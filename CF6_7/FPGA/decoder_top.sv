==> flow/design.v <==
`timescale 1ns/1ps
module conv1d_k1 #(
  parameter IN_CH      = 2,
  parameter OUT_CH     = 1,
  parameter DATA_WIDTH = 16
)(
  input  logic                         clk,
  input  logic                         en,
  input  logic signed [DATA_WIDTH-1:0] din0,
  input  logic signed [DATA_WIDTH-1:0] din1,
  output logic                         out_valid,
  output logic signed [DATA_WIDTH-1:0] dout0
);
  reg signed [DATA_WIDTH-1:0] w0 = 3, w1 = 5;
  reg signed [DATA_WIDTH+8:0] acc;
  always @(posedge clk) begin
    if (en) begin
      acc        = w0*din0 + w1*din1;
      dout0 <= acc[DATA_WIDTH+4 -: DATA_WIDTH];
      out_valid  <= 1;
    end else begin
      out_valid <= 0;
    end
  end
endmodule
`timescale 1ns/1ps
module conv1d_k3 #(
  parameter IN_CH      = 2,
  parameter OUT_CH     = 1,
  parameter DATA_WIDTH = 16
)(
  input  logic                         clk,
  input  logic                         en,
  input  logic signed [DATA_WIDTH-1:0] din0,
  input  logic signed [DATA_WIDTH-1:0] din1,
  output logic                         out_valid,
  output logic signed [DATA_WIDTH-1:0] dout0
);
  reg signed [15:0] buf1_0 = 0, buf2_0 = 0;
  reg signed [15:0] buf1_1 = 0, buf2_1 = 0;
  initial begin
    buf1_0 = '0;
    buf2_0 = '0;
    buf1_1 = '0;
    buf2_1 = '0;
  end
  reg signed [DATA_WIDTH-1:0] w00 = 1, w01 = 2, w02 = 3;
  reg signed [DATA_WIDTH-1:0] w10 = 4, w11 = 5, w12 = 6;
  reg signed [DATA_WIDTH+8:0] acc;
  always @(posedge clk) if (en) begin
    buf2_0 <= buf1_0; buf1_0 <= din0;
    buf2_1 <= buf1_1; buf1_1 <= din1;
  end
  always @(posedge clk) begin
    if (en) begin
      acc = w00*buf2_0 + w01*buf1_0 + w02*din0
          + w10*buf2_1 + w11*buf1_1 + w12*din1;
      dout0 <= acc[DATA_WIDTH+4 -: DATA_WIDTH];
      out_valid <= 1;
    end else
      out_valid <= 0;
  end
endmodule
`timescale 1ns/1ps
module decoder_top #(
  parameter DATA_WIDTH = 16
)(
  input  logic                        clk,
  input  logic                        start,
  input  logic signed [DATA_WIDTH-1:0] din,
  output logic                        done,
  output logic signed [DATA_WIDTH-1:0] dout
);
  logic v0, v1, v2, v3, v4, v5, v6, v7, v8, v9;
  always_ff @(posedge clk) v0 <= start;
  logic signed [DATA_WIDTH-1:0] s1;
  relu16 #(.DATA_WIDTH(DATA_WIDTH)) u1 (
    .clk(clk), .en(v0), .din(din), .dout(s1)
  );
  always_ff @(posedge clk) v1 <= v0;
  logic signed [DATA_WIDTH-1:0] s2;
  logic                         u2;
  upsample2 #(.DATA_WIDTH(DATA_WIDTH)) u2p (
    .clk(clk), .en(v1), .din(s1),
    .out_valid(u2), .dout(s2)
  );
  always_ff @(posedge clk) v2 <= u2;
  logic signed [DATA_WIDTH-1:0] s3;
  logic                         u3;
  conv1d_k3 #(
    .IN_CH     (1),
    .OUT_CH    (1),
    .DATA_WIDTH(DATA_WIDTH)
  ) u3c (
    .clk      (clk),
    .en       (v2),
    .din0     (s2),
    .din1     (16'sd0),     
    .out_valid(u3),
    .dout0    (s3)
  );
  always_ff @(posedge clk) v3 <= u3;
  logic signed [DATA_WIDTH-1:0] s4;
  relu16 #(.DATA_WIDTH(DATA_WIDTH)) u4 (
    .clk(clk), .en(v3), .din(s3), .dout(s4)
  );
  always_ff @(posedge clk) v4 <= v3;
  logic signed [DATA_WIDTH-1:0] s5;
  logic                         u5;
  upsample2 #(.DATA_WIDTH(DATA_WIDTH)) u5p (
    .clk(clk), .en(v4), .din(s4),
    .out_valid(u5), .dout(s5)
  );
  always_ff @(posedge clk) v5 <= u5;
  logic signed [DATA_WIDTH-1:0] s6;
  logic                         u6;
  conv1d_k3 #(
    .IN_CH     (1),
    .OUT_CH    (1),
    .DATA_WIDTH(DATA_WIDTH)
  ) u6c (
    .clk      (clk),
    .en       (v5),
    .din0     (s5),
    .din1     (16'sd0),     
    .out_valid(u6),
    .dout0    (s6)
  );
  always_ff @(posedge clk) v6 <= u6;
  logic signed [DATA_WIDTH-1:0] s7;
  relu16 #(.DATA_WIDTH(DATA_WIDTH)) u7 (
    .clk(clk), .en(v6), .din(s6), .dout(s7)
  );
  always_ff @(posedge clk) v7 <= v6;
  logic signed [DATA_WIDTH-1:0] s8;
  logic                         u8;
  conv1d_k1 #(
    .IN_CH     (1),
    .OUT_CH    (1),
    .DATA_WIDTH(DATA_WIDTH)
  ) u8c (
    .clk      (clk),
    .en       (v7),
    .din0     (s7),
    .din1     (16'sd0),     
    .out_valid(u8),
    .dout0    (s8)
  );
  always_ff @(posedge clk) v8 <= u8;
  relu16 #(.DATA_WIDTH(DATA_WIDTH)) u9 (
    .clk(clk), .en(v8), .din(s8), .dout(dout)
  );
  always_ff @(posedge clk) v9 <= v8;
  assign done = v9;
endmodule
`timescale 1ns/1ps
module relu16 #(
  parameter DATA_WIDTH = 16
)(
  input  logic                      clk,
  input  logic                      en,     
  input  logic signed [DATA_WIDTH-1:0] din,
  output logic signed [DATA_WIDTH-1:0] dout
);
  always_ff @(posedge clk) begin
    if (en)
      dout <= (din[DATA_WIDTH-1] ? '0 : din);
  end
endmodule
`timescale 1ns/1ps
module upsample2 #(
  parameter DATA_WIDTH = 16
)(
  input  logic                      clk,
  input  logic                      en,         
  input  logic signed [DATA_WIDTH-1:0] din,
  output logic                      out_valid,  
  output logic signed [DATA_WIDTH-1:0] dout
);
  logic toggle;   
  always_ff @(posedge clk) begin
    if (en) begin
      toggle    <= 1'b0;
      dout      <= din;
      out_valid <= 1'b1;
    end
    else if (out_valid) begin
      if (!toggle) begin
        toggle    <= 1'b1;
        out_valid <= 1'b1;
      end else begin
        out_valid <= 1'b0;
      end
    end else begin
      out_valid <= 1'b0;
    end
  end
endmodule
======== Tool chain data of decoder_top ========
The steps from the RTL of decoder_top to its reports follow in flow order.
Line numbers count from 1 in the design file above.
Cell names lack the library's common part.
The mark - stands for no value.
design
  design top .............................. decoder_top
  clock input ............................. clk
  standard-cell library ................... sky130hd
  library corner .......................... tt_025C_1v80

======== After elaboration ========
Counts by Yosys on the flattened word-level netlist (proc, flatten, opt, wreduce; memories kept). Register bits leave out memories and registers merged into their read ports (data or address); mux counts leave out enables and synchronous resets folded into registers. Print and check cells are left out. Cells with the same type and inputs are merged into one.
word-level totals
  register bits after elaboration ......... 225
  output and inout bits ................... 17
  elaborated cells ........................ 48
operators by class
  add/sub/neg operators ................... 4
  muxes and demuxes ....................... 7
  multiply operators ...................... 3
operator list
  cell                                         count
  multiplier 3 x 16 -> 19 bit with constant A  3
  adder 21 bit                                 2
  adder 16 x 17 -> 18 bit                      2
  two-way mux 1 bit                            7

======== Depth ========
Yosys ltp: most cells in a row. Word level: on the elaborated netlist, between registers, memories and ports. Mapped: between sequential cells and ports; inverters and the memories' decode and read muxes count.
logic depth
  word-level depth ........................ 2
  ABC_AREA ................................ 0
  mapped depth ............................ 17

======== Netlist ========
Source: synth_stat.txt of the flow (Yosys; design flattened, memories mapped). It holds for the ABC_AREA given above (unset counts as 0); a run with the other value may have another netlist.
synthesis totals
  mapped flip-flops ....................... 180
  cell area after synthesis ............... 0.0095379 mm2
  cell count .............................. 740
  sequential area ......................... 0.005235 mm2
  buffers ................................. 10
cells by type
  cell type  count  total area (um2)
  edfxtp_1   163    4.89E+03
  ha_1       127    1.59E+03
  xnor2_1    47     411.645
  dfxtp_1    17     340.326
  a21oi_1    44     220.211
  nor2_1     48     180.173
  a21o_1     21     157.651
  nor2b_1    23     143.888
  inv_1      35     131.376
  xor2_1     15     131.376
  o21ai_0    24     120.115
  nand2_1    28     105.101
  o21a_1     12     90.086
  fa_1       4      80.077
  a211oi_1   10     75.072
  nand3_1    15     75.072
  nor3_1     13     65.062
  nand2b_1   10     62.56
Other cell types: 37; their cells: 84.
By module: a second synthesis without flattening, with its own total; a netlist apart from the flattened one above.
second synthesis, totals
  cell total of the unflattened synthesis .. 1599
  area total of the unflattened synthesis .. 0.0206723 mm2
Each row is one instance without its submodules.
modules
  module                      sequential area (mm2)  instances  cells  area (mm2)
  conv1d_k3                   0.0024223              2          565    0.0070918
  conv1d_k1                   0.0005005              1          282    0.002829
  relu16 #(DATA_WIDTH=16)     0.0004504              4          33     0.0005943
  upsample2 #(DATA_WIDTH=16)  0.0005205              2          22     0.0005393
  decoder_top                 0.0002002              1          11     0.0002039

======== Timing after synthesis ========
OpenSTA on the mapped netlist: ideal clock, no wires. The path of least setup slack (recovery checks aside). Input and output delay are each 20% of the period. Register names are those of the netlist, which keeps one name where synthesis merged equal registers.
path after synthesis
  kind .................................... register -> register
  start point ............................. reg u2p.dout[1]
  end point ............................... reg u3c.dout0[12]
  period .................................. 7.98 ns
  required time ........................... 7.726 ns
  arrival ................................. 3.476 ns
  setup time .............................. 0.254 ns
  time at the first pin ................... 0.000 ns
  setup slack ............................. 4.250 ns
  path delay .............................. 3.730 ns
  stages on the path ...................... 17
  period reached after synthesis .......... 3.73 ns
"path delay" = arrival - input delay + setup time.
"stages on the path": output pins that drive a net of the path, with the launching flip-flop's if there is one; two outputs of one cell count as two.
"period reached after synthesis" = period - worst setup slack (recovery checks aside). The figure is calculated, with input and output delays left at 20% of the set period.
The rows between start and end are the longest chain of elaborated cells between them; the timing report does not say that the signal goes this way. Where chains are equally long, one stands for them.
Each line given opens the expression or statement behind the cell; cells for indexed reads and writes are added by Yosys, which also makes memories of some case tables.
on the way, after synthesis
  cell sequence ........................... edfxtp_1 -> ha_1 -> ha_1 -> fa_1 -> a211oi_1 -> nor2_1 -> o22a_1 -> a41oi_1 -> nor2b_1 -> xnor2_1 -> ha_1 -> o21ai_0 -> nand2b_1 -> nand2_1 -> o211ai_2 -> a31o_2 -> a21o_1
  cells in the longest elaborated chain ... 2
RTL lines, path after synthesis
  item                         line  source
  start, declared              178   output logic signed [DATA_WIDTH-1:0] dout
  start, assigned              184   dout      <= din;
  multiplier 3 x 16 -> 19 bit  56    acc = w00*buf2_0 + w01*buf1_0 + w02*din0
  adder 21 bit                 56
  end, assigned                58    dout0 <= acc[DATA_WIDTH+4 -: DATA_WIDTH];
  end, declared                37    output logic signed [DATA_WIDTH-1:0] dout0

======== Timing after layout ========
Path of least setup slack in the final report of run 1 (OpenROAD, finished layout, wires in). Where an end is a register, its clock arrival counts in the times.
path after layout
  kind .................................... register -> register
  start point ............................. reg u2p.dout[2]
  end point ............................... reg u3c.dout0[12]
  setup slack ............................. -0.14 ns
  time at the first pin ................... 0.45 ns
  setup time .............................. 0.24 ns
  period .................................. 3.54 ns
  stages on the path ...................... 16
  arrival ................................. 3.87 ns
  required time ........................... 3.74 ns
The rows between start and end are the longest chain of elaborated cells between them; the timing report does not say that the signal goes this way. Where chains are equally long, one stands for them.
on the way, after layout
  cell sequence ........................... edfxtp_1 -> ha_1 -> ha_2 -> fa_2 -> buf_4 -> buf_6 -> a21o_1 -> a211oi_2 -> nor2_4 -> ha_4 -> a21oi_2 -> nand2_2 -> a221oi_4 -> o211ai_2 -> a31o_2 -> a21o_1
  cells in the longest elaborated chain ... 2
RTL lines, path after layout
  item                         line  source
  start, declared              178   output logic signed [DATA_WIDTH-1:0] dout
  start, assigned              184   dout      <= din;
  multiplier 3 x 16 -> 19 bit  56    acc = w00*buf2_0 + w01*buf1_0 + w02*din0
  adder 21 bit                 56
  end, assigned                58    dout0 <= acc[DATA_WIDTH+4 -: DATA_WIDTH];
  end, declared                37    output logic signed [DATA_WIDTH-1:0] dout0

## Implementation results

Measured results for decoder_top: 2 stored runs of the Yosys and OpenROAD flow on sky130hd. The settings differ; the order carries no meaning. The constraints put input and output delay at 20% of the set period each and load the outputs with 0.01 pF.
"period achieved": clock period set for the run, less the worst setup slack. It is reckoned from that one timing run; input and output delays stay at 20% of the period that was set.
"worst setup path time" means the part of the period allowed to the worst setup path (the constraints hold back 20% at inputs and 20% at outputs) less its slack; where the path has registers, the arrival times of their clocks count too.

---- run 1 ----
settings
  period_ns = 3.54
  CORE_UTILIZATION = 16
  SETUP_SLACK_MARGIN = 0.88
  PLACE_DENSITY = 0.46
  GPL_ROUTABILITY_DRIVEN = 0
  SLEW_MARGIN = 10
  MIN_ROUTING_LAYER = met1
  MAX_ROUTING_LAYER = met4
  CAP_MARGIN = 20
  CORE_MARGIN = 2
results
  post-layout utilization ................. 21.0%
  period achieved ......................... 3.678 ns
  setup slack of the worst path ........... -0.138 ns
  die area ................................ 0.0615809 mm2
  worst setup path time ................... 3.68 ns
  worst path kind ......................... register -> register
  summed negative setup slack ............. -0.390 ns
  chip area in the Yosys report ........... 0.0095379 mm2
  standard-cell area after layout ......... 0.0124157 mm2
  worst hold slack ........................ 0.326 ns

---- run 2 ----
settings
  period_ns = 4.21
  SETUP_SLACK_MARGIN = 0.86
  CAP_MARGIN = 20
  CORE_MARGIN = 2
  CORE_UTILIZATION = 40
  SLEW_MARGIN = 20
results
  worst hold slack ........................ 0.330 ns
  period achieved ......................... 3.656 ns
  worst setup path time ................... 3.66 ns
  worst path kind ......................... register -> register
  setup slack of the worst path ........... 0.554 ns
  summed negative setup slack ............. 0.000 ns
  chip area in the Yosys report ........... 0.0095379 mm2
  standard-cell area after layout ......... 0.0116049 mm2
  post-layout utilization ................. 49.4%
  die area ................................ 0.0250953 mm2
