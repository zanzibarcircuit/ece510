==> flow/design.v <==
`timescale 1ns/1ps
module fc2x2 (
  input  clk,
  input  en,
  input  signed [15:0] z0,
  input  signed [15:0] z1,
  output reg           done,
  output reg signed [15:0] out0,
  output reg signed [15:0] out1
);
  reg signed [15:0] w00, w01, w10, w11;
  reg signed [31:0] acc0, acc1;
  initial begin
    w00 = 16'd1;   
    w01 = 16'd2;
    w10 = 16'd3;   
    w11 = 16'd4;
  end
  always @(posedge clk) begin
    if (en) begin
      acc0 = w00*z0 + w01*z1;
      acc1 = w10*z0 + w11*z1;
      out0 <= acc0[17:2];
      out1 <= acc1[17:2];
      done <= 1'b1;
    end else begin
      done <= 1'b0;
    end
  end
endmodule
## Reports on fc2x2

Tool output for the design above, in the order of the flow.
Lines are those of the file above, counted from 1.
Operators: Yosys type, input widths -> output width; for muxes data width and select width s.
Cell names lack the library's common part.
Not given: n/a

| design | value |
|---|---|
| design top | fc2x2 |
| clock | clk |
| cell library | sky130hd |
| timing corner | tt_025C_1v80 |

## Word-level counts

Yosys after proc, flatten, opt, wreduce and memory -nomap, before mapping. Enables and synchronous resets that opt folds into registers are not counted as muxes. Memory bits, and registers merged into a memory's read port (data or address), are not among the register bits. Print and check cells are not counted. Equal cells are merged and count once.

| cells by class | value |
|---|---|
| multiplexer cells | 1 |
| multipliers | 1 |
| $add $sub $neg | 2 |

Operators by type and width:

| cell | count |
|---|---|
| $mul 3x16->18 const A | 1 |
| $add 16x17->18 | 1 |
| $add 18x18->18 | 1 |
| $mux 1 | 1 |

| storage and ports | value |
|---|---|
| bits in registers | 33 |
| output and inout port bits | 33 |
| elaborated cells | 7 |
| bits of input ports | 34 |

## Longest topological paths

Longest topological path by Yosys (ltp), each cell counted once; first at word level (registers and memories cut), then after technology mapping (sequential cells cut; the memories' decode and read muxes count).

| depth | value |
|---|---|
| word-level depth | 2 |
| ABC_AREA | 0 |
| mapped depth | 11 |
| mapped depth without buffers | 11 |

## Mapped cells and area

Yosys stat after the flow's synthesis: flattened, memories mapped to cells. It holds for the ABC_AREA given above (unset counts as 0); a run with the other value may have another netlist.
The area totals of this step are shown rounded.

| synthesis totals | value |
|---|---|
| mapped flip-flops | 33 |
| sequential part of the area | 981 um^2 |
| buffers | 1 |
| mapped area | 3140 um^2 |
| cells in the netlist | 326 |

Cell types:

| type | count | total area (um^2) |
|---|---|---|
| edfxtp_1 | 32 | 960.922 |
| ha_1 | 44 | 550.528 |
| fa_1 | 16 | 320.307 |
| inv_1 | 68 | 255.245 |
| a21oi_1 | 24 | 120.115 |
| xnor2_1 | 12 | 105.101 |
| nand2_1 | 24 | 90.086 |
| xor2_1 | 10 | 87.584 |
| a21o_1 | 9 | 67.565 |
| nor2_1 | 17 | 63.811 |
| nand3_1 | 10 | 50.048 |
| o21ai_0 | 9 | 45.043 |
| a2111oi_2 | 2 | 30.029 |
| a221oi_2 | 2 | 30.029 |
| nor3_1 | 6 | 30.029 |
| and3_1 | 4 | 25.024 |
| and3_4 | 2 | 22.522 |
| o21bai_1 | 3 | 22.522 |

Other cell types: 27; their cells: 32.

## Worst setup path after synthesis

OpenSTA on the mapped netlist: ideal clock, no wires. The path of least setup slack (recovery checks aside). Input and output delay are each 20% of the period. Register names are those of the netlist, which keeps one name where synthesis merged equal registers.

| path after synthesis | value |
|---|---|
| kind | input-to-reg |
| start | input z0[2] |
| end | register out1[15] |
| clock period | 7.25 ns |
| path slack | 3.203 ns |
| data required time | 7.060 ns |
| external input delay | 1.450 ns |
| setup time | 0.190 ns |
| time at the first pin | 1.450 ns |
| stages on the path | 11 |
| data arrival time | 3.856 ns |
| path buffers | 0 |
| path delay | 2.596 ns |
| synthesis period reached | 4.047 ns |

"path delay" = arrival - input delay + setup time.
"stages on the path": output pins that drive a net of the path, with the launching flip-flop's if there is one; two outputs of one cell count as two.
"synthesis period reached" is the clock period less the worst setup slack; recovery checks do not enter. This is arithmetic on one report: input and output delays are still those of the set period (20% each).
Between the ends stands the longest chain of elaborated cells between them, by number of cells; it is not shown to be the way that was timed. Of several equally long chains one is given.
A line is the first line of the expression or statement that the cell stems from. Yosys adds cells for indexed reads and writes and turns some case tables into memories.

| between the ends, after synthesis | value |
|---|---|
| path through | ha_1 > inv_1 > fa_1 > inv_1 > ha_1 > fa_1 > a21oi_1 > o21ai_0 > a221oi_2 > mux2i_1 > a2111oi_2 |
| length of the longest elaborated chain | 2 |
| elaborated cells on any way between the ends | 2 |
| source lines of those cells | 1 |
| classes of those cells | add/sub: 1; mul: 1 |

Ends and longest elaborated chain, after synthesis:

| what | line | RTL |
|---|---|---|
| start, declared | 5 | `input  signed [15:0] z0,` |
| $mul 3x16->18 | 22 | `acc1 = w10*z0 + w11*z1;` |
| $add 18x18->18 | 22 |  |
| end, assigned | 24 | `out1 <= acc1[17:2];` |
| end, declared | 9 | `output reg signed [15:0] out1` |

FLOW RESULTS
============

Stored flow runs of fc2x2 (2 of them; Yosys, OpenROAD, sky130hd). They differ in their settings and are not a sequence. Constraints: input delay and output delay 20% of the set period each, output load 0.01 pF.
Among the settings, n/a means not set for that run.

| run | period_ns | CORE_UTILIZATION | SETUP_SLACK_MARGIN | PLACE_DENSITY | CELL_PAD_IN_SITES_GLOBAL_PLACEMENT | TNS_END_PERCENT | GPL_TIMING_DRIVEN | CTS_CLUSTER_DIAMETER | SLEW_MARGIN | MAX_ROUTING_LAYER | CAP_MARGIN | CORE_MARGIN | PLACE_DENSITY_LB_ADDON |
|---|---|---|---|---|---|---|---|---|---|---|---|---|---|
| run A | 2.6 | 54 | 0.57 | 0.43 | 3 | 45 | 1 | 56 | 10 | met4 | 20 | 2 | n/a |
| run B | 1.96 | 47 | 0.47 | n/a | 2 | n/a | 0 | n/a | 5 | n/a | 20 | 2 | 0.18 |

Run A: no final report: placement broke off with GPL-0301
Run B: no final report: placement broke off with FLW-0024
