==> flow/design.v <==
module snn_register_file #(
    parameter WIDTH = 16,
    parameter REG_COUNT = 32
)(
    input wire clk,
    input wire reset,
    input wire wr_en,
    input wire rd_en,
    input wire [$clog2(REG_COUNT)-1:0] addr,
    input wire signed [WIDTH-1:0] data_in,
    output reg signed [WIDTH-1:0] data_out
);
    reg signed [WIDTH-1:0] registers [0:REG_COUNT-1];
    integer i;
    always @(posedge clk or posedge reset) begin
        if (reset) begin
            for (i = 0; i < REG_COUNT; i = i + 1)
                registers[i] <= 0;
        end else if (wr_en) begin
            registers[addr] <= data_in;
        end
    end
    always @(*) begin
        if (rd_en)
            data_out = registers[addr];
        else
            data_out = 0;
    end
endmodule
* Tool chain data of snn_register_file
The steps from the RTL of snn_register_file to its reports follow in flow order. Lines are those of the file above, counted from 1. Library cell names are shortened. The mark n/a stands for no value.
Set-up: top module snn_register_file, clock clk, standard-cell library sky130hd, corner tt_025C_1v80

* After elaboration
Counts by Yosys on the flattened word-level netlist (proc, flatten, opt, wreduce). Print and check cells are left out. Cells with the same type and inputs are merged into one.
Storage and ports: register bits after elaboration 512, latch bits 0, memory bits (writable) 0, memory bits (read-only) 0, word width x clocked read ports 0, memory cells 0
Cells by class: add/sub/neg operators 0, $mul 0, divide/modulo/power cells 0, magnitude comparators 0, eq/ne operators 31, shift operators 0, multiplexer cells 2, bitwise logic cells 0, reduce/logical cells 33
Operators by type and width (count):
- parallel mux 16 bit (select 32 bit) | 1
- equality test 5 bit with constant B | 16
- AND reduction 2 bit | 32
- equality test 5 x 4 -> 1 bit with constant B | 8
- equality test 5 x 3 -> 1 bit with constant B | 4
- two-way mux 16 bit | 1
- equality test 5 x 2 -> 1 bit with constant B | 2
- equality test 5 x 1 -> 1 bit with constant B | 1
- logical NOT 5 bit | 1

* Longest topological paths
Longest topological path by Yosys (ltp), each cell counted once; first at word level (registers and memories cut), then after technology mapping (sequential cells cut; the memories' decode and read muxes count).
Depth: word-level depth 3, ABC_AREA 0, mapped depth 10

* Netlist
Source: synth_stat.txt of the flow (Yosys; design flattened, memories mapped). It holds for the ABC_AREA given above (unset counts as 0); a run with the other value may have another netlist. Totals and module areas in this step are rounded.
Cells by type:
- dfrtp_1 | count 512, area in all 1.28E+04 sq um
- mux2_2 | count 519, area in all 5.84E+03 sq um
- a22oi_1 | count 159, area in all 1.19E+03 sq um
- buf_2 | count 70, area in all 350.336 sq um
- clkbuf_1 | count 53, area in all 198.941 sq um
- nand2_1 | count 51, area in all 191.434 sq um
- o21ai_0 | count 30, area in all 150.144 sq um
- a22o_1 | count 16, area in all 140.134 sq um
- buf_4 | count 18, area in all 135.13 sq um
- a32oi_1 | count 15, area in all 131.376 sq um
- nor2_1 | count 35, area in all 131.376 sq um
- a21oi_1 | count 26, area in all 130.125 sq um
- nand3_1 | count 25, area in all 125.12 sq um
- mux2i_1 | count 12, area in all 120.115 sq um
- nand4_1 | count 19, area in all 118.864 sq um
- nand3_2 | count 11, area in all 110.106 sq um
- nor3_1 | count 19, area in all 95.091 sq um
- buf_6 | count 8, area in all 90.086 sq um
Not listed: further types 41, cells in them 153.
Mapped netlist: standard cells after synthesis 1751, cell area after synthesis 0.0233 sq mm, sequential part of the area 0.0128 sq mm, flip-flop cells 512

* Timing after synthesis
OpenSTA on the mapped netlist: ideal clock, no wires. The path of least setup slack (recovery checks aside). Input and output delay are each 20% of the period. Register names are those of the netlist, which keeps one name where synthesis merged equal registers.
Timing path after synthesis: kind input -> output, start input port addr[1], end output port data_out[13], clock period 2.91 ns, external input delay 0.582 ns, launch time at the first pin 0.582 ns, arrival 2.024 ns, required time 2.328 ns, setup slack 0.304 ns, delay of the path 1.442 ns, driving pins on the path 8, path buffers 3, period reached after synthesis 2.606 ns
"delay of the path" = arrival - input delay + setup time. A path that ends at an output port has no setup time. "driving pins on the path" counts driving pins, that of a launching flip-flop among them; a cell with two outputs on the path counts twice. "period reached after synthesis" is the clock period less the worst setup slack; recovery checks do not enter. This is arithmetic on one report: input and output delays are still those of the set period (20% each). The rows between start and end are the longest chain of elaborated cells between them; the timing report does not say that the signal goes this way. Where chains are equally long, one stands for them. A line is the first line of the expression or statement that the cell stems from. Yosys adds cells for indexed reads and writes and turns some case tables into memories.
On the way, after synthesis: cells stage by stage buf_2 -> or3b_1 -> buf_4 -> nor2_8 -> buf_4 -> a22oi_1 -> and4_1 -> a31oi_1, length of the longest elaborated chain 3
Ends and longest elaborated chain, after synthesis:
- start: declaration | line 9 | input wire [$clog2(REG_COUNT)-1:0] addr,
- equality test 5 bit | line 25 | data_out = registers[addr];
- parallel mux 16 bit (select 32 bit) | line 25
- two-way mux 16 bit | line 24 | if (rd_en)
- end: declaration | line 11 | output reg signed [WIDTH-1:0] data_out

* Worst path after layout
Path of least setup slack in the final report of run 2 (OpenROAD, finished layout, wires in). Where an end is a register, its clock arrival counts in the times.
Timing path after layout: kind input -> output, start input port addr[1], end output port data_out[8], clock period 4.35 ns, external input delay 0.87 ns, launch time at the first pin 0.87 ns, arrival 2.80 ns, required time 3.48 ns, setup slack 0.68 ns, driving pins on the path 9, path buffers 4
The rows between start and end are the longest chain of elaborated cells between them; the timing report does not say that the signal goes this way. Where chains are equally long, one stands for them.
On the way, after layout: cells stage by stage buf_16 -> buf_12 -> buf_4 -> nor2_4 -> a22oi_1 -> o21ai_0 -> a2111oi_1 -> a21oi_1 -> buf_2, length of the longest elaborated chain 3
Ends and longest elaborated chain, after layout:
- start: declaration | line 9 | input wire [$clog2(REG_COUNT)-1:0] addr,
- equality test 5 bit | line 25 | data_out = registers[addr];
- parallel mux 16 bit (select 32 bit) | line 25
- two-way mux 16 bit | line 24 | if (rd_en)
- end: declaration | line 11 | output reg signed [WIDTH-1:0] data_out

Subject: snn_register_file on sky130hd, stored results

Hello all,

2 stored runs of snn_register_file in the flow (synthesis by Yosys, layout by OpenROAD, sky130hd cells), in arbitrary order. Constraints: input delay and output delay 20% of the set period each, output load 0.01 pF.
"period reached" means the clock period less the worst setup slack. The figure is calculated, with input and output delays left at 20% of the set period.
"worst path time" = time allowed to the worst setup path (clock period - input delay - output delay, where it has them) - its slack; a late launch clock adds to it, a late capture clock takes from it.
Values from the reports are rounded here.

[run 1] flow files
==> flow/run.sh <==
#!/bin/bash
# the make line also repeats the synthesis and layout settings of config.mk as NAME=value (left out here)
make -C /OpenROAD-flow-scripts/flow DESIGN_CONFIG=/design/flow/config.mk WORK_HOME=/design/flow/orfs CLKGATE_MAP_FILE= finish
==> flow/config.mk <==
export PLATFORM = sky130hd
export DESIGN_NAME = snn_register_file
export DESIGN_NICKNAME = snn_register_file
export VERILOG_FILES = /design/flow/design.v
export SDC_FILE = /design/flow/constraint.sdc
export NUM_CORES = 4
export LEC_CHECK = 0
export ABC_AREA = 1
export CAP_MARGIN = 20
export CELL_PAD_IN_SITES_DETAIL_PLACEMENT = 2
export CORE_MARGIN = 2
export CORE_UTILIZATION = 28
export CTS_CLUSTER_SIZE = 77
export GPL_ROUTABILITY_DRIVEN = 1
export GPL_TIMING_DRIVEN = 1
export PLACE_DENSITY = 0.8
export SETUP_SLACK_MARGIN = 0.47
export SLEW_MARGIN = 20
export TNS_END_PERCENT = 45
==> flow/constraint.sdc <==
create_clock -name core_clock -period 3.39 [get_ports {clk}]
set_input_delay 0.6780 -clock core_clock [delete_from_list [all_inputs] [get_ports {clk}]]
set_output_delay 0.6780 -clock core_clock [all_outputs]
set_load 0.01 [all_outputs]

[run 1] result: unfinished; error GRT-0116 in routing

[run 2] flow files
==> flow/run.sh <==
#!/bin/bash
# the make line also repeats the synthesis and layout settings of config.mk as NAME=value (left out here)
make -C /OpenROAD-flow-scripts/flow DESIGN_CONFIG=/design/flow/config.mk WORK_HOME=/design/flow/orfs CLKGATE_MAP_FILE= finish
==> flow/config.mk <==
export PLATFORM = sky130hd
export DESIGN_NAME = snn_register_file
export DESIGN_NICKNAME = snn_register_file
export VERILOG_FILES = /design/flow/design.v
export SDC_FILE = /design/flow/constraint.sdc
export NUM_CORES = 4
export LEC_CHECK = 0
export ABC_AREA = 0
export CAP_MARGIN = 15
export CELL_PAD_IN_SITES_GLOBAL_PLACEMENT = 0
export CORE_MARGIN = 7
export CORE_UTILIZATION = 55
export CTS_CLUSTER_DIAMETER = 237
export CTS_CLUSTER_SIZE = 17
export MIN_ROUTING_LAYER = met2
export PLACE_DENSITY_LB_ADDON = 0.14
export SETUP_SLACK_MARGIN = 0.91
export SLEW_MARGIN = 30
export TNS_END_PERCENT = 90
==> flow/constraint.sdc <==
create_clock -name core_clock -period 4.35 [get_ports {clk}]
set_input_delay 0.8700 -clock core_clock [delete_from_list [all_inputs] [get_ports {clk}]]
set_output_delay 0.8700 -clock core_clock [all_outputs]
set_load 0.01 [all_outputs]

[run 2] result: netlist area reported by Yosys 0.0233 sq mm; die outline area 0.0483 sq mm; utilization in the final report 69.6%; worst setup slack after layout 0.675 ns; total negative setup slack 0.000 ns; smallest hold slack 0.498 ns; period reached 3.675 ns; worst path time 1.93 ns; type of the worst setup path input -> output

Thanks
